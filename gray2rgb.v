==> flow/design.v <==
`timescale 1ns / 1ps
module gray2rgb #(
    parameter WIDTH = 8
)
(
    input clk,
    input reset,
    input [WIDTH-1:0] data_in,  
    input data_in_done, 
    output reg [WIDTH-1:0] r_data_out,
    output reg [WIDTH-1:0] g_data_out,
    output reg [WIDTH-1:0] b_data_out,
    output reg data_out_done
    );
always @(posedge clk) begin 
    if (reset) begin
        r_data_out <= 8'd0;
        g_data_out <= 8'd0;
        b_data_out <= 8'd0;
    end else begin 
    if (data_in_done) begin 
        r_data_out <= data_in;
        g_data_out <= data_in;
        b_data_out <= data_in;
    end 
    data_out_done <= data_in_done;
    end
end     
endmodule
=== Reports on gray2rgb ===
What the tools print for gray2rgb, step after step.
Lines are those of the file above, counted from 1.
Cell names lack the library's common part.
The mark - stands for no value.

* Design top: gray2rgb
* Clock port: clk
* Cell library: sky130hd
* Timing corner: tt_025C_1v80

=== Elaborated design ===
Yosys after proc, flatten, opt, wreduce and memory -nomap, before mapping. Enables and synchronous resets that opt folds into registers are not counted as muxes. Memory bits, and registers merged into a memory's read port (data or address), are not among the register bits. Print and check cells are not counted. Equal cells are merged and count once.

* Bits in registers: 9

=== Depth ===
Yosys ltp: most cells in a row. Word level: on the elaborated netlist, between registers, memories and ports. Mapped: between sequential cells and ports; inverters and the memories' decode and read muxes count.

* Depth after elaboration: 0
* ABC_AREA: 0
* Gate-level depth with buffers: 3
* Mapped depth without buffers: 2

=== After synthesis ===
The flow's flattened synthesis, as Yosys stat reports it; memories are mapped. The netlist is that of the ABC_AREA named above (0 if unset); the other value can give another one.

{| class="wikitable"
|+ Cells by type
! cell !! count
|-
| dfxtp_1 || 8
|-
| buf_4 || 16
|-
| mux2i_1 || 8
|-
| edfxtp_1 || 1
|-
| nor2_1 || 8
|-
| buf_6 || 1
|-
| buf_2 || 1
|-
| inv_1 || 1
|}

* Buffer cells: 18
* Flip-flop cells: 9
* Cell count: 44
* Mapped area: 0.0004404 mm²
* Area of sequential cells: 0.0001902 mm²

=== Path before layout ===
OpenSTA on the mapped netlist: ideal clock, no wires. The path of least setup slack (recovery checks aside). Input and output delay are each 20% of the period. Register names are those of the netlist, which keeps one name where synthesis merged equal registers.

* Path kind: flip-flop to output port
* From: register (name not given)
* To: output g_data_out[0]
* Path buffers: 1
* Delay of the path: 528 ps
* Slack: 9 ps
* Required time: 537 ps
* External output delay: 134 ps
* Launch time at the first pin: 0 ps
* Stages: 2
* Data arrival time: 528 ps
* Clock period: 671 ps
* Period reached after synthesis: 662 ps

"delay of the path" = arrival - input delay + setup time.
A path that ends at an output port has no setup time.
"stages": output pins that drive a net of the path, with the launching flip-flop's if there is one; two outputs of one cell count as two.
"period reached after synthesis" is the clock period less the worst setup slack; recovery checks do not enter. This is arithmetic on one report: input and output delays are still those of the set period (20% each).

* Path through: dfxtp_1 > buf_4
* Cells in the longest elaborated chain: 0

{| class="wikitable"
|+ Ends and longest elaborated chain, post-synthesis
! what !! line !! source
|-
| end: declaration || 11 || <nowiki>output reg [WIDTH-1:0] g_data_out,</nowiki>
|}

=== Timing after layout ===
Path of least setup slack in the final report of flow run 1 (OpenROAD, finished layout, wires in). Where an end is a register, its clock arrival counts in the times.
The path's times are printed in steps of 10 ps; the period is the one set.

* Path kind: flip-flop to output port
* From: register (name not given)
* To: output g_data_out[5]
* Slack: 30 ps
* Required time: 870 ps
* Launch time at the first pin: 250 ps
* Clock period: 1090 ps
* Stages: 2
* External output delay: 220 ps
* Data arrival time: 840 ps
* Path buffers: 1

* Path through: dfxtp_2 > clkdlybuf4s15_2
* Cells in the longest elaborated chain: 0

{| class="wikitable"
|+ Ends and longest elaborated chain, after layout
! what !! line !! source
|-
| end: declaration || 11 || <nowiki>output reg [WIDTH-1:0] g_data_out,</nowiki>
|}

Flow measurements of gray2rgb on sky130hd: 2 stored runs with different settings, listed in no order. Input and output delays are each 20% of the period that was set; the output load is 0.01 pF.
"period reached" means the clock period less the worst setup slack. The figure is calculated, with input and output delays left at 20% of the set period.
By "worst path time" is meant the share of the clock period that the worst setup path is allowed (20% is reserved at inputs, 20% at outputs), minus its slack. Clock arrival times at its registers enter into it.
"power consumption": no workload was simulated; the value follows from the tool's default switching activity.
"worst path time" is known to 10 ps.

=== Flow run 1 ===
{| class="wikitable"
! Setting !! Value
|-
| period_ns || 1.09
|-
| CAP_MARGIN || 20
|-
| CORE_MARGIN || 2
|-
| CORE_UTILIZATION || 40
|-
| SLEW_MARGIN || 20
|-
! Result !! Value
|-
| Setup TNS || 0 ps
|-
| Synthesis area || 0.0004404 mm²
|-
| Power consumption || 0.8015 mW
|-
| Worst-case hold slack || 524 ps
|-
| Setup slack of the worst path || 32 ps
|-
| Worst path time || 840 ps
|-
| Critical path type || flip-flop to output port
|-
| Post-layout utilization || 66.8%
|-
| Period reached || 1058 ps
|-
| Standard-cell area after routing || 0.0006531 mm²
|-
| Die footprint || 0.0013823 mm²
|}

=== Flow run 2 ===
{| class="wikitable"
! Setting !! Value
|-
| period_ns || 0.889
|-
| CORE_UTILIZATION || 31
|-
| SETUP_SLACK_MARGIN || 0.05
|-
| PLACE_DENSITY || 0.71
|-
| HOLD_SLACK_MARGIN || -0.04
|-
| CELL_PAD_IN_SITES_DETAIL_PLACEMENT || 2
|-
| GPL_TIMING_DRIVEN || 0
|-
| GPL_ROUTABILITY_DRIVEN || 0
|-
| CTS_CLUSTER_SIZE || 30
|-
| MIN_ROUTING_LAYER || met2
|-
| CAP_MARGIN || 20
|-
| CORE_MARGIN || 2
|-
| SLEW_MARGIN || 20
|}
No final report: clock tree synthesis broke off with DPL-0033.
